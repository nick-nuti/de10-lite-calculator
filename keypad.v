==> flow/design.v <==
module debounce (input clk, input [3:0] state_place, input [15:0] keypad_debounce, output reg [15:0] keypad_decode);
	reg [15:0] input_test;  
	reg [19:0] counter = 20'h00000;
	reg [19:0] countupto = 20'd1000;
	reg [1:0] debounce_state;
	integer clock_count = 0;
	always @(posedge clk) 
	begin
        case (debounce_state)
        2'b00 : begin
                if (keypad_debounce == 16'b0) 
					 begin
					 debounce_state <= 2'b00; 
					 end
					 else                                 
                    begin
                        input_test <= keypad_debounce;
                        debounce_state <= 2'b01;
                        counter <= 0;
								keypad_decode <= 16'b00;
                     end
                end
        2'b01 : begin 
                if (input_test != keypad_debounce) debounce_state = 2'b00;  
                else
                    begin
                        counter = counter + 1'd1;
                        if (counter > countupto) debounce_state = 2'b10;
							end
                end
        2'b10 : begin 
                debounce_state = 2'b11; 
                counter = 0;
                end
        2'b11 : begin  
                if (keypad_debounce == 16'b0) 
                     begin
                        counter <= counter + 1'd1;
                        if (counter >countupto) 
                            begin
                                keypad_decode <= input_test;
										  input_test <= 16'b0;
                                debounce_state <= 2'b00;
                                counter <= 0;
                            end
                     end
                else counter <= 0;  
                end
        default: debounce_state = 2'b00;
        endcase
	end
endmodule
module keypad(input clk, input [3:0] state_place, input [3:0] row, output reg [3:0] column, output [15:0] decode);
	reg [15:0] key_pressed;
	reg [15:0] key_stored;
	reg [3:0] rows_int;
	integer clock_count = 0;
	integer presses;
	integer i;
	initial
	begin
		column = 4'b1111;
	end
	always @ (posedge clk)
	begin
		rows_int <= row;
	end
	always @ (posedge clk)
	begin
			if(clock_count < 50) clock_count = clock_count + 1;
			else
			begin
				clock_count = 0;
				case(column)
					4'b1111 :	begin
										presses = 0;
										for (i = 0; i < 16; i = i + 1)
										begin
											if(key_pressed[i] == 1'b1) presses = presses + 1;
										end
										if(presses < 2) key_stored <= key_pressed;
										else
											key_stored <= 16'd0;
											key_stored <= key_pressed;
											key_pressed <= 16'd0;
											column <= 4'b0111;
									end
					4'b0111 :	begin
										key_pressed[1] <= ~(rows_int[3]);
										key_pressed[4] <= ~(rows_int[2]);
										key_pressed[7] <= ~(rows_int[1]);
										key_pressed[0] <= ~(rows_int[0]);            
										column <= 4'b1011;
									end
					4'b1011 :	begin
										key_pressed[2]  <= ~(rows_int[3]);
										key_pressed[5]  <= ~(rows_int[2]);
										key_pressed[8]  <= ~(rows_int[1]);
										key_pressed[15] <= ~(rows_int[0]);            
										column <= 4'b1101;
									end
					4'b1101 :	begin
										key_pressed[3]  <= ~(rows_int[3]);
										key_pressed[6]  <= ~(rows_int[2]);
										key_pressed[9]  <= ~(rows_int[1]);
										key_pressed[14] <= ~(rows_int[0]);            
										column <= 4'b1110;
									end
					4'b1110 :	begin
										key_pressed[10] <= ~(rows_int[3]);
										key_pressed[11] <= ~(rows_int[2]);
										key_pressed[12] <= ~(rows_int[1]);
										key_pressed[13] <= ~(rows_int[0]);            
										column <= 4'b1111;
									end
					default: column <= 4'b1111;
				endcase
		end
	end
	debounce d0 (.clk(clk), .state_place(state_place), .keypad_debounce(key_stored), .keypad_decode(decode));
endmodule
## From RTL to reports: keypad

What the tools print for keypad, step after step.
Line numbers count from 1 in the design file above.
Operators: Yosys type, input widths -> output width; for muxes data width and select width s.
Cell names lack the library's common part.
A cell with n/a has no value.

| design | value |
|---|---|
| design top | keypad |
| clock | clk |
| library | sky130hd |
| library corner | tt_025C_1v80 |

## After elaboration

Counts by Yosys on the flattened word-level netlist (proc, flatten, opt, wreduce; memories kept). Register bits leave out memories and registers merged into their read ports (data or address). Print and check cells are left out. Cells with the same type and inputs are merged into one.

| cells by class | value |
|---|---|
| eq/ne operators | 14 |
| divide/modulo/power cells | 0 |
| $add $sub $neg | 2 |
| order comparisons | 3 |
| shifts and indexed selects | 0 |
| multiply operators | 0 |
| reduce/logical cells | 15 |
| bitwise operators | 5 |
| mux-type cells | 36 |

Operator list:

| kind | count |
|---|---|
| $mux 16 | 6 |
| $pmux 20 s4 | 1 |
| $mux 20 | 4 |
| $pmux 16 s2 | 2 |
| $gt 20x10->1 const B | 2 |
| $add 32x2->32 const B | 1 |
| $lt 32x7->1 const B | 1 |
| $pmux 1 s2 | 16 |
| $add 20x1->20 const B | 1 |
| $ne 16x16->1 | 1 |
| $logic_not 16->1 | 1 |
| $eq 4x4->1 const B | 4 |
| $pmux 4 s4 | 1 |
| $reduce_and 2->1 | 6 |
| $reduce_bool 2->1 | 5 |
| $pmux 2 s4 | 1 |
| $mux 2 | 4 |
| $not 1->1 | 5 |
| $ne 2x1->1 const B | 2 |
| $eq 2x2->1 const B | 2 |
| $ne 2x2->1 const B | 2 |
| $eq 4x3->1 const B | 1 |
| $reduce_and 4->1 | 1 |
| $ne 3x1->1 const B | 1 |
| $reduce_and 3->1 | 1 |
| $eq 2x1->1 const B | 1 |
| $logic_not 2->1 | 1 |
| $mux 1 | 1 |

| bit counts | value |
|---|---|
| bits in writable memories | 0 |
| bits in registers | 126 |
| memory cells | 0 |
| clocked read ports x word width | 0 |
| bits in latches | 0 |
| input port bits | 9 |
| ROM bits | 0 |

## Depth

Depth = most cells in a row (Yosys ltp): at word level without a register or memory, in the mapped netlist without a sequential cell, where the memories' decode and read muxes count.

| depth | value |
|---|---|
| depth after elaboration | 5 |
| ABC_AREA | 0 |
| mapped depth | 9 |
| mapped depth without buffers | 8 |

## Netlist

Source: synth_stat.txt of the flow (Yosys; design flattened, memories mapped). It holds for the ABC_AREA given above (unset counts as 0); a run with the other value may have another netlist.

| synthesis totals | value |
|---|---|
| chip area (Yosys) | 5532.8 µm² |
| mapped cells | 487 |
| buffer cells | 16 |
| flip-flop cells | 126 |

Cell types:

| cell | count | area in all (µm²) |
|---|---|---|
| edfxtp_1 | 90 | 2.7E+03 |
| dfxtp_1 | 36 | 720.691 |
| nor2_1 | 81 | 304.042 |
| xnor2_1 | 34 | 297.786 |
| xor2_1 | 26 | 227.718 |
| and3_1 | 25 | 156.4 |
| nand3_1 | 23 | 115.11 |
| and2_1 | 17 | 106.352 |
| nand2_1 | 27 | 101.347 |
| nor4_1 | 16 | 100.096 |
| nand4_1 | 14 | 87.584 |
| and4_1 | 8 | 70.067 |
| nor3_1 | 11 | 55.053 |
| or4_1 | 7 | 52.55 |
| a21oi_1 | 9 | 45.043 |
| clkbuf_1 | 11 | 41.29 |
| ha_1 | 3 | 37.536 |
| nand4b_1 | 4 | 35.034 |

Other cell types: 21; their cells: 45.
By module: a second synthesis without flattening, with its own total; a netlist apart from the flattened one above.

| unflattened totals | value |
|---|---|
| cell total of the unflattened synthesis | 529 |
| area total of the unflattened synthesis | 5911.9 µm² |

Each row is one instance without its submodules.

By module:

| module | times used | area (µm²) | cells |
|---|---|---|---|
| debounce | 1 | 3075.4 | 276 |
| keypad | 1 | 2836.5 | 253 |

## Timing after synthesis

OpenSTA on the mapped netlist: ideal clock, no wires. The path of least setup slack (recovery checks aside). Input and output delay are each 20% of the period. Register names are those of the netlist, which keeps one name where synthesis merged equal registers.

| path after synthesis | value |
|---|---|
| path kind | flip-flop to flip-flop |
| from | register key_stored[2] |
| to | register d0.counter[0] |
| library setup time | 425 ps |
| path buffers | 0 |
| arrival | 2689 ps |
| stages | 5 |
| setup slack | 3796 ps |
| required time | 6485 ps |
| launch time at the first pin | 0 ps |
| delay of the path | 3114 ps |
| period | 6910 ps |
| synthesis period reached | 3114 ps |

"delay of the path" is the arrival time less input delay plus setup time.
"stages" counts driving pins, that of a launching flip-flop among them; a cell with two outputs on the path counts twice.
"synthesis period reached" is the clock period less the worst setup slack; recovery checks do not enter. This is arithmetic on one report: input and output delays are still those of the set period (20% each).
Between the ends stands the longest chain of elaborated cells between them, by number of cells; it is not shown to be the way that was timed. Of several equally long chains one is given.
A line is the first line of the expression or statement that the cell stems from. Yosys adds cells for indexed reads and writes and turns some case tables into memories.
At most two assigning lines are given for a register; there are more.
Only ways into the end's enable, where the timed path ends, are counted here.

| between the ends, after synthesis | value |
|---|---|
| path through | edfxtp_1 > xnor2_1 > nand4_1 > or4_1 > o21ai_0 |
| length of the longest elaborated chain | 3 |
| elaborated cells on any way between the ends | 5 |
| those cells by class | eq/ne (3); reduce/logical (2) |

RTL lines, path after synthesis:

| item | RTL line | RTL |
|---|---|---|
| from (decl) | 55 | `reg [15:0] key_stored;` |
| from (assign) | 81 | `if(presses < 2) key_stored <= key_pressed;` |
| from (assign) | 84 | `key_stored <= key_pressed;` |
| $ne 16x16->1 | 24 | `if (input_test != keypad_debounce) debounce_state = 2'b00;` |
| $ne 2x2->1 | n/a |  |
| $reduce_and 2->1 | n/a |  |
| to (assign) | 27 | `counter = counter + 1'd1;` |
| to (assign) | 38 | `counter <= counter + 1'd1;` |
| to (decl) | 3 | `reg [19:0] counter = 20'h00000;` |

## Timing after layout

From the final timing report of job 1: the path of least setup slack in the routed layout; clock arrival at registers is part of the times.
The path's times are printed in steps of 10 ps; the period is the one set.

| path post-layout | value |
|---|---|
| path kind | flip-flop to flip-flop |
| from | register d0.counter[15] |
| to | register d0.counter[18] |
| path buffers | 0 |
| period | 3140 ps |
| setup slack | 570 ps |
| arrival | 2810 ps |
| stages | 7 |
| required time | 3390 ps |
| launch time at the first pin | 410 ps |
| library setup time | 160 ps |

Between the ends stands the longest chain of elaborated cells between them, by number of cells; it is not shown to be the way that was timed. Of several equally long chains one is given.
At most two assigning lines are given for a register; there are more.

| between the ends, post-layout | value |
|---|---|
| path through | edfxtp_1 > or4_1 > nor4_1 > o31ai_1 > o21ai_1 > nand2_1 > a21oi_1 |
| length of the longest elaborated chain | 4 |
| elaborated cells on any way between the ends | 6 |
| those cells by class | add/sub (1); compare (1); mux (4) |

RTL lines, path post-layout:

| item | RTL line | RTL |
|---|---|---|
| from (decl) | 3 | `reg [19:0] counter = 20'h00000;` |
| from (assign) | 27 | `counter = counter + 1'd1;` |
| from (assign) | 38 | `counter <= counter + 1'd1;` |
| $add 20x1->20 | 38 |  |
| $mux 20 | 39 | `if (counter >countupto)` |
| $mux 20 | 36 | `if (keypad_debounce == 16'b0)` |
| $pmux 20 s4 | 9 | `case (debounce_state)` |
| to (assign) | 27 |  |
| to (assign) | 38 |  |
| to (decl) | 3 |  |

Measured results for keypad: 2 stored runs of the Yosys and OpenROAD flow on sky130hd. The settings differ; the order carries no meaning. The constraints put input and output delay at 20% of the set period each and load the outputs with 0.01 pF.
"achieved period" = clock period - worst setup slack. The figure is calculated, with input and output delays left at 20% of the set period.
"allowed time less slack (worst setup path)" means the part of the period allowed to the worst setup path (the constraints hold back 20% at inputs and 20% at outputs) less its slack; where the path has registers, the arrival times of their clocks count too.
By "overall power" is meant OpenSTA's value without simulated activity: inputs other than the clock are taken to toggle once in ten clock periods, and the tool carries that through the logic.
"allowed time less slack (worst setup path)" is given in steps of 10 ps.

#### Job 1

| setting | value |
|---|---|
| period_ns | `3.14` |
| CORE_UTILIZATION | `18` |
| CAP_MARGIN | `20` |
| CORE_MARGIN | `2` |
| SLEW_MARGIN | `20` |

| result | value |
|---|---|
| setup total negative slack | 0 ps |
| achieved period | 2566 ps |
| allowed time less slack (worst setup path) | 2570 ps |
| worst setup path kind | flip-flop to flip-flop |
| synthesis area | 5532.8 µm² |
| die outline area | 32155.7 µm² |
| worst hold slack | 413 ps |
| worst setup slack after layout | 574 ps |
| standard-cell area after routing | 6877.9 µm² |
| overall power | 3.868 mW |
| utilization | 0.226 |

#### Job 2

| setting | value |
|---|---|
| period_ns | `2.62` |
| CORE_UTILIZATION | `55` |
| SETUP_SLACK_MARGIN | `0.51` |
| HOLD_SLACK_MARGIN | `0.08` |
| CORE_MARGIN | `10` |
| CELL_PAD_IN_SITES_DETAIL_PLACEMENT | `2` |
| TNS_END_PERCENT | `55` |
| ABC_AREA | `0` |
| GPL_TIMING_DRIVEN | `0` |
| CTS_CLUSTER_SIZE | `71` |
| CTS_CLUSTER_DIAMETER | `47` |
| CAP_MARGIN | `0` |
| SLEW_MARGIN | `10` |
| MIN_ROUTING_LAYER | `met2` |

Stopped before the end: placement reported DPL-0033.
