==> flow/design.v <==
module calc_top(input fifty_MHz, input reset, input [3:0] row, output [3:0] column, input bttn1, input bttn0, input [9:0] sw, output [47:0] hex, output reg [9:0] leds);
	reg [22:0] number_out;
		uart_qsys u0 (
		.clk_clk                 (fifty_MHz),                  
		.pio_fpga_to_nios_export (number_out), 					 
		.reset_reset_n           (reset)                       
	);
	wire twentyfive_mhz;
	twentyfive_mhz c0 (.clk(fifty_MHz), .twentyfive_mhz(twentyfive_mhz));
	wire [15:0] keypad;
	wire [3:0] keypad_decode;
	reg [3:0] state_place = 4'd0;
	wire [3:0] next_state;
	wire [19:0] hex_disp;
	wire [9:0] bttn_track;
	wire flash_start;
	wire en_calc;
	wire [19:0] operand_one;
	wire [19:0] operand_two;
	wire [19:0] equation_out;
	reg useanswer = 1'b0;
	wire [19:0] equation_out_disp;
	wire neg_out;
	reg zero_check;
	always@(negedge bttn0 or negedge bttn1)
    begin
        if(~bttn0) 
		  begin
				state_place = 4'd0;
				useanswer = 1'b0;
				number_out = 23'b11100000000000000000000;
				zero_check = 1'b0;
		  end	
		  else if(~bttn1) 
		  begin
					case (state_place)
					4'd0: begin
								number_out = 23'b00100000000000000000000 | operand_one;
								state_place = 4'd1;
						   end
					4'd1: begin
								if ((sw[9:0] == 10'b1000000001) || (sw[9:0] == 10'b1000000100) || (sw[9:0] == 10'b1000001000) || (sw[9:0] == 10'b1000001000))
								begin
									number_out = 23'b01100000000000000000000 | bttn_track;
									state_place = 4'd3;
								end
								else 
								begin
									number_out = 23'b01000000000000000000000 | bttn_track;
									state_place = 4'd2;
								end
							end
					4'd2: begin
								if  ((operand_two == 0)&& (sw[9:0] == 10'b0000001000)) begin zero_check = 1'b1; number_out = 23'b10000000000000000000000 | operand_two;state_place = 4'd3; end
								else 
								begin
								number_out = 23'b10000000000000000000000 | operand_two;
								state_place = 4'd3;
								end
							end
					4'd3: begin
								number_out = 23'b10100000000000000000000;  
								state_place = 4'd1;
								useanswer = 1'b1;
							end
				default : state_place = 4'd0;
				endcase
			end
    end
	always@(posedge twentyfive_mhz)
	begin
		case(state_place)
				4'd0: leds <= 10'b0000000000;
				4'd1: leds <= 10'b0000000001;
				4'd2: leds <= 10'b0000000010;
				4'd3: begin
							if(neg_out == 1'b1)
								leds <= 10'b1000000011;
							else
								leds <= 10'b0000000011;
						end
				4'd4: leds <= 10'b0000000100;
				4'd5: leds <= 10'b0000000101;
				4'd6: leds <= 10'b0000000110;
				4'd7: leds <= 10'b0000000111;
				4'd8: leds <= 10'b0000001000;
				4'd9: leds <= 10'b0000001001;
				4'd10:leds <= 10'b0000001010;
				4'd11: leds <= 10'b0000001011;
				4'd12: leds <= 10'b0000001100;
				4'd13: leds <= 10'b0000001101;
				4'd14: leds <= 10'b0000001110;
				4'd15: leds <= 10'b0000001111;
			endcase
	end
	display d0 (.hex_hold(hex_disp), .reset(bttn1), .clk(fifty_MHz), .en_calc(en_calc), .buttn_track(bttn_track), .flash_start(flash_start), .hex5(hex[47:40]), .hex4(hex[39:32]), .hex3(hex[31:24]),
				.hex2(hex[23:16]), .hex1(hex[15:8]), .hex0(hex[7:0]), .zero_check(zero_check));
	keypad k0 (.clk(twentyfive_mhz), .state_place(state_place), .row(row), .column(column), .decode(keypad));
	keypadtodisp kd0 (.clk(twentyfive_mhz), .state_place(state_place), .equation_out(equation_out_disp), .keypad_decode(keypad), .bttn0(bttn0), .bttn1(bttn1), .hex_disp(hex_disp), .en_calc(en_calc), .flash_start(flash_start));
	state0 s0 (.equation_out(equation_out), .useanswer(useanswer), .state_place(state_place), .clk(twentyfive_mhz), .hex_disp(hex_disp), .operand_one(operand_one));
	state1 t0 (.state_place(state_place),.clk(twentyfive_mhz), .sw(sw), .bttn_track(bttn_track));
	state2 a0 (.state_place(state_place),.clk(twentyfive_mhz), .hex_disp(hex_disp), .operand_two(operand_two));
	state3 b0 (.clk(twentyfive_mhz), .state_place(state_place), .operand_two(operand_two), .operand_one(operand_one), .bttn_track(bttn_track), .equation_out(equation_out), 
		.equation_out_disp(equation_out_disp), .neg_out(neg_out), .zero_check(zero_check));
endmodule	
module state0(input [19:0] equation_out, input useanswer, input clk, input [3:0] state_place, input [19:0] hex_disp, output reg [19:0] operand_one);
	always@(posedge clk)
	begin
		if(state_place == 4'd0)
		begin
				operand_one <= hex_disp;
		end
		if((state_place == 4'd1)&&(useanswer == 1'd1))
		begin
			operand_one <= equation_out;
		end
	end
endmodule
module state1(input clk, input [3:0] state_place, input [9:0] sw, output reg [9:0] bttn_track);
	always@(posedge clk)
	begin
		if(state_place == 4'd1)
		begin
			bttn_track <= sw;
		end
	end
endmodule
module state2(input clk, input [3:0] state_place, input [19:0] hex_disp, output reg [19:0] operand_two);
	always@(posedge clk)
	begin
		if(state_place == 4'd2)
		begin
			operand_two <= hex_disp;
		end
	end
endmodule
module state3 (input clk, input [3:0] state_place, input [19:0] operand_two, input [19:0] operand_one, input [9:0] bttn_track, output reg [19:0] equation_out, 
					output reg [19:0] equation_out_disp, output reg neg_out,  input zero_check);
	integer i;
	initial i =0;
	reg [19:0] operand_one_hold;
	reg [19:0] operand_two_hold;
	always @ (posedge clk)
		begin
			if (state_place == 4'd3)
			begin
				case (bttn_track)
				10'b0000000001: begin 
										equation_out <= operand_one + operand_two;
										if(equation_out[19] == 1'b1)
										begin
											equation_out_disp <= ((~equation_out)+20'd1);
											neg_out <= 1'd1;
										end
										else
										begin
											equation_out_disp <= equation_out;
											neg_out <= 1'd0;
										end
									 end
				10'b0000000010: begin 
										equation_out <= operand_one - operand_two;
										if(equation_out[19] == 1'b1)
										begin
											equation_out_disp <= ((~equation_out)+20'd1);
											neg_out <= 1'd1;
										end
										else
										begin
											equation_out_disp <= equation_out;
											neg_out <= 1'd0;
										end
									 end
				10'b0000000100: begin 
										equation_out <= operand_one * operand_two;
										if(equation_out[19] == 1'b1)
										begin
											equation_out_disp <= ((~equation_out)+20'd1);
											neg_out <= 1'd1;
										end
										else
										begin
											equation_out_disp <= equation_out;
											neg_out <= 1'd0;
										end
									 end
				10'b0000001000: begin 
										if (zero_check == 1'b1)
										begin
										  equation_out <= 20'b0; 
										end
										else 
										begin
										equation_out <= (operand_one / operand_two);
										if(equation_out[19] == 1'b1)
										begin
											equation_out_disp <= ((~equation_out)+20'd1);
											neg_out <= 1'd1;
										end
										else if (equation_out[19] == 1'b0)
										begin
											equation_out_disp <= equation_out;
											neg_out <= 1'd0;
										end
										end
									 end
				10'b1000000001: begin 
									if (i == 0) begin operand_one_hold <= operand_one; i = i +1; end
									else if ((i > 0) && (operand_one_hold >= 2))
										begin
											operand_one_hold <= operand_one_hold /2;
											i = i +1;
										end
									else if (operand_one_hold <2)
										begin
											equation_out <= (i -1 );
											if(equation_out[19] == 1'b1)
											begin
												equation_out_disp <= ((~equation_out)+20'd1);
												neg_out <= 1'd1;
											end
											else
											begin
												equation_out_disp <= equation_out;
												neg_out <= 1'd0;
											end
											i =0;
										end
									end
				10'b1000000010: begin 
										if (i == 0) begin operand_one_hold <= operand_one; i = i +1; end
										else if ((i> 0) && (i < operand_two))
										begin
											operand_one_hold <= operand_one_hold * operand_one;i = i +1;
										end
										else begin 
											equation_out <= operand_one_hold; 
											if(equation_out[19] == 1'b1)
											begin
												equation_out_disp <= ((~equation_out)+20'd1);
												neg_out <= 1'd1;
											end
											else
											begin
												equation_out_disp <= equation_out;
												neg_out <= 1'd0;
											end
											operand_one_hold <= 0; 
											i <=0; 
										end
									end
				10'b1000000100: begin 
										if (i == 0) begin 
											operand_one_hold <= 1; 
											i <= 1; 
										end
										else if ((i <= operand_one)&&(operand_one_hold!=0))
										begin
											operand_one_hold <= operand_one_hold * i;
											i = i + 1;
										end
										else
										begin
											equation_out <= operand_one_hold;
											if(equation_out[19] == 1'b1)
											begin
												equation_out_disp <= ((~equation_out)+20'd1);
												neg_out <= 1'd1;
											end
											else
											begin
												equation_out_disp <= equation_out;
												neg_out <= 1'd0;
											end
											i <= 0;
											operand_one_hold<=0;
										end
									 end
				10'b1000001000: begin 
										equation_out <= (3*operand_one)/180;
										if(equation_out[19] == 1'b1)
										begin
											equation_out_disp <= ((~equation_out)+20'd1);
											neg_out <= 1'd1;
										end
										else
										begin
											equation_out_disp <= equation_out;
											neg_out <= 1'd0;
										end
									 end
				default		 : begin equation_out <= 6'd999999; end
				endcase
			end
		end
endmodule
## From RTL to reports: state3

The steps from the RTL of state3 to its reports follow in flow order.
Lines are those of the file above, counted from 1.
Operators: Yosys type, input widths -> output width; for muxes data width and select width s.
Cell names lack the library's common part.
The mark n/a stands for no value.

| set-up | value |
|---|---|
| top | state3 |
| clock port | clk |
| standard-cell library | sky130hd |
| timing corner | tt_025C_1v80 |

## Word level

Source: Yosys, flattened and elaborated, memories not mapped. Widths are those after wreduce. Registers that Yosys merges into a memory's read port (data or address) are not register bits. Print and check cells do not count. Equal cells are merged and count once.

| word-level totals | value |
|---|---|
| output and inout bits | 41 |
| bits in registers | 93 |
| bits of input ports | 56 |

| operators by class | value |
|---|---|
| $add $sub $neg | 5 |
| eq/ne operators | 19 |
| multipliers | 4 |
| multiplexer cells | 44 |
| order comparisons | 5 |
| divide/modulo/power cells | 2 |
| bitwise operators | 1 |
| reduce/logical cells | 12 |

Operators by type and width:

| cell | count |
|---|---|
| $mul 20x20->20 | 2 |
| $mul 20x32->20 | 1 |
| $mux 20 | 23 |
| $div 20x20->20 | 1 |
| $div 32x8->32 const B | 1 |
| $mux 32 | 7 |
| $pmux 20 s8 | 1 |
| $pmux 20 s5 | 1 |
| $pmux 32 s3 | 1 |
| $pmux 20 s3 | 1 |
| $mul 2x20->22 const A | 1 |
| $eq 10x10->1 const B | 4 |
| $gt 32x1->1 const B | 1 |
| $add 32x2->32 const B | 1 |
| $le 32x20->1 | 1 |
| $lt 32x20->1 | 1 |
| $logic_not 32->1 | 1 |
| $add 20x1->20 const B | 1 |
| $sub 20x2->20 const B | 1 |
| $ge 20x2->1 const B | 1 |
| $lt 20x2->1 const B | 1 |
| $add 20x20->20 | 1 |
| $sub 20x20->20 | 1 |
| $not 20->20 | 1 |
| $reduce_bool 20->1 | 1 |
| $ne 2x2->1 const B | 8 |
| $eq 10x1->1 const B | 1 |
| $eq 10x2->1 const B | 1 |

Not listed: further kinds 14, cells in them 25.

## Longest topological paths

Depth = most cells in a row (Yosys ltp): at word level without a register or memory, in the mapped netlist without a sequential cell, where the memories' decode and read muxes count.

| depth | value |
|---|---|
| word-level depth | 7 |
| ABC_AREA | 0 |
| gate-level depth with buffers | 301 |

## After synthesis

Source: synth_stat.txt of the flow (Yosys; design flattened, memories mapped). It holds for the ABC_AREA given above (unset counts as 0); a run with the other value may have another netlist.
The area totals of this step are shown rounded.

| mapped netlist | value |
|---|---|
| cell area after synthesis | 39700 µm² |
| buffer cells | 227 |
| mapped flip-flops | 93 |
| mapped cells | 5011 |
| area of sequential cells | 2790 µm² |

Cell types:

| cell type | count | area in all (µm²) |
|---|---|---|
| fa_1 | 413 | 8267.93 |
| ha_1 | 533 | 6.67E+03 |
| edfxtp_1 | 93 | 2.79E+03 |
| nand2_1 | 622 | 2.33E+03 |
| inv_1 | 612 | 2.3E+03 |
| xnor2_1 | 260 | 2.28E+03 |
| nor2_1 | 342 | 1.28E+03 |
| o21a_1 | 160 | 1.2E+03 |
| a21oi_1 | 232 | 1.16E+03 |
| and2_1 | 182 | 1.14E+03 |
| nor3_1 | 191 | 955.917 |
| o21ai_0 | 161 | 805.773 |
| o31ai_1 | 101 | 758.227 |
| xor2_1 | 85 | 744.464 |
| clkbuf_1 | 185 | 694.416 |
| mux2_2 | 45 | 506.736 |
| a21o_1 | 58 | 435.418 |
| nand3_1 | 86 | 430.413 |

Not listed: further types 98, cells in them 650.

## Path before layout

OpenSTA on the mapped netlist: ideal clock, no wires. The path of least setup slack (recovery checks aside). Input and output delay are each 20% of the period. Register names are those of the netlist, which keeps one name where synthesis merged equal registers.

| path after synthesis | value |
|---|---|
| path type | input to register |
| from | input port operand_one[7] |
| to | register equation_out[0] |
| launch time at the first pin | 15940 ps |
| data arrival time | 68313 ps |
| path delay | 52640 ps |
| period | 79700 ps |
| buffers on the path | 13 |
| stages | 290 |
| setup slack | 11119 ps |
| input delay | 15940 ps |
| period reached after synthesis | 68581 ps |

"path delay" = arrival - input delay + setup time.
"stages" counts driving pins, that of a launching flip-flop among them; a cell with two outputs on the path counts twice.
"period reached after synthesis" = period - worst setup slack (recovery checks aside). The figure is calculated, with input and output delays left at 20% of the set period.
A register here has more assigning lines than the two given.
Ways into the end's enable are left out, as the timed path ends at the data pin.

| on the way, after synthesis | value |
|---|---|
| cells stage by stage | clkbuf_1 > inv_1 > ha_1 > nand3b_1 > a21boi_0 > nand3_1 > nand2_1 > nand2_1 > o21a_1 > o21ai_0 > inv_1 > nand3_1 > xnor2_1 > ha_1 > o21a_1 > o2111ai_1 > mux2_2 > ha_1 > (+254 left out) > nor2b_1 > o21ai_0 > nand2b_1 > a21oi_1 > nor2b_1 > o21ai_0 > nand2b_1 > a21oi_1 > nor2b_1 > o21ai_0 > nand2b_1 > a21oi_1 > nor2b_1 > o21ai_0 > nand2b_1 > a21oi_1 > o221a_2 > o31ai_1 |
| elaborated cells between the ends (all ways) | 9 |
| source lines of those cells | 6 |

RTL lines, path after synthesis:

| what | line | RTL |
|---|---|---|
| start, declared | 137 | `module state3 (input clk, input [3:0] state_place, input [19:0] operand_two, input [19:0] operand_one, input [ ...` |
| end, assigned | 149 | `equation_out <= operand_one + operand_two;` |
| end, assigned | 162 | `equation_out <= operand_one - operand_two;` |
| end, declared | 137 |  |

Chain of elaborated cells between the ends: none given.

## Worst path after layout

From the final timing report of run 1: the path of least setup slack in the routed layout; clock arrival at registers is part of the times.
The path's times are printed in steps of 10 ps; the period is the one set.

| path after layout | value |
|---|---|
| path type | input to register |
| from | input port operand_one[8] |
| to | register equation_out[0] |
| setup slack | 13640 ps |
| launch time at the first pin | 17540 ps |
| input delay | 17540 ps |
| buffers on the path | 13 |
| data arrival time | 74200 ps |
| period | 87700 ps |
| stages | 286 |

A register here has more assigning lines than the two given.
Ways into the end's enable are left out, as the timed path ends at the data pin.

| on the way, after layout | value |
|---|---|
| cells stage by stage | clkdlybuf4s50_1 > buf_4 > inv_1 > ha_1 > nand3b_1 > a21boi_0 > nand3_1 > nand2_1 > nand2_1 > o21a_1 > o21ai_0 > buf_4 > mux2i_1 > ha_1 > o21a_1 > o2111ai_1 > mux2_2 > ha_1 > (+250 left out) > nor2b_1 > o21ai_0 > nand2b_1 > a21oi_1 > nor2b_1 > o21ai_0 > nand2b_1 > a21oi_1 > nor2b_1 > o21ai_0 > nand2b_1 > a21oi_1 > nor2b_1 > o21ai_0 > nand2b_1 > a21oi_1 > o221a_2 > o31ai_1 |
| elaborated cells between the ends (all ways) | 9 |
| source lines of those cells | 6 |

RTL lines, path after layout:

| what | line | RTL |
|---|---|---|
| start, declared | 137 | `module state3 (input clk, input [3:0] state_place, input [19:0] operand_two, input [19:0] operand_one, input [ ...` |
| end, assigned | 149 | `equation_out <= operand_one + operand_two;` |
| end, assigned | 162 | `equation_out <= operand_one - operand_two;` |
| end, declared | 137 |  |

Chain of elaborated cells between the ends: none given.

Hand-over note for state3

Measured data: module state3, platform sky130hd, 2 stored runs of the flow under differing settings, order arbitrary. Input and output delays are each 20% of the period that was set; the output load is 0.01 pF.
"clock period achieved" means the clock period less the worst setup slack. The figure is calculated, with input and output delays left at 20% of the set period.
"critical path time" = time allowed to the worst setup path (clock period - input delay - output delay, where it has them) - its slack; a late launch clock adds to it, a late capture clock takes from it.
"critical path time" is known to 10 ps.
Values from the reports are rounded here.

#### Run 1

| setting | value |
|---|---|
| period_ns | `87.7` |
| CORE_UTILIZATION | `15` |
| CORE_ASPECT_RATIO | `0.96` |
| TNS_END_PERCENT | `55` |
| CTS_CLUSTER_SIZE | `54` |
| CTS_CLUSTER_DIAMETER | `288` |
| SLEW_MARGIN | `30` |
| MIN_ROUTING_LAYER | `met1` |
| MAX_ROUTING_LAYER | `met4` |
| CAP_MARGIN | `20` |
| CORE_MARGIN | `2` |

| result | value |
|---|---|
| clock period achieved | 74062 ps |
| critical path time | 56520 ps |
| worst setup path kind | input to register |
| standard-cell area of the final layout | 45500 µm² |
| post-synthesis cell area | 39700 µm² |
| setup slack of the worst path | 13600 ps |
| final utilization | 17.2% |
| summed negative setup slack | 0 ps |
| area of the die | 269000 µm² |
| post-route worst hold slack | 622 ps |

#### Run 2

| setting | value |
|---|---|
| period_ns | `82.2` |
| CORE_UTILIZATION | `56` |
| CAP_MARGIN | `20` |
| CORE_MARGIN | `2` |
| SLEW_MARGIN | `20` |

| result | value |
|---|---|
| clock period achieved | 74095 ps |
| critical path time | 57660 ps |
| worst setup path kind | input to register |
| standard-cell area of the final layout | 42100 µm² |
| post-synthesis cell area | 39700 µm² |
| setup slack of the worst path | 8100 ps |
| final utilization | 60.0% |
| summed negative setup slack | 0 ps |
| area of the die | 73100 µm² |
| post-route worst hold slack | 636 ps |

End of note.
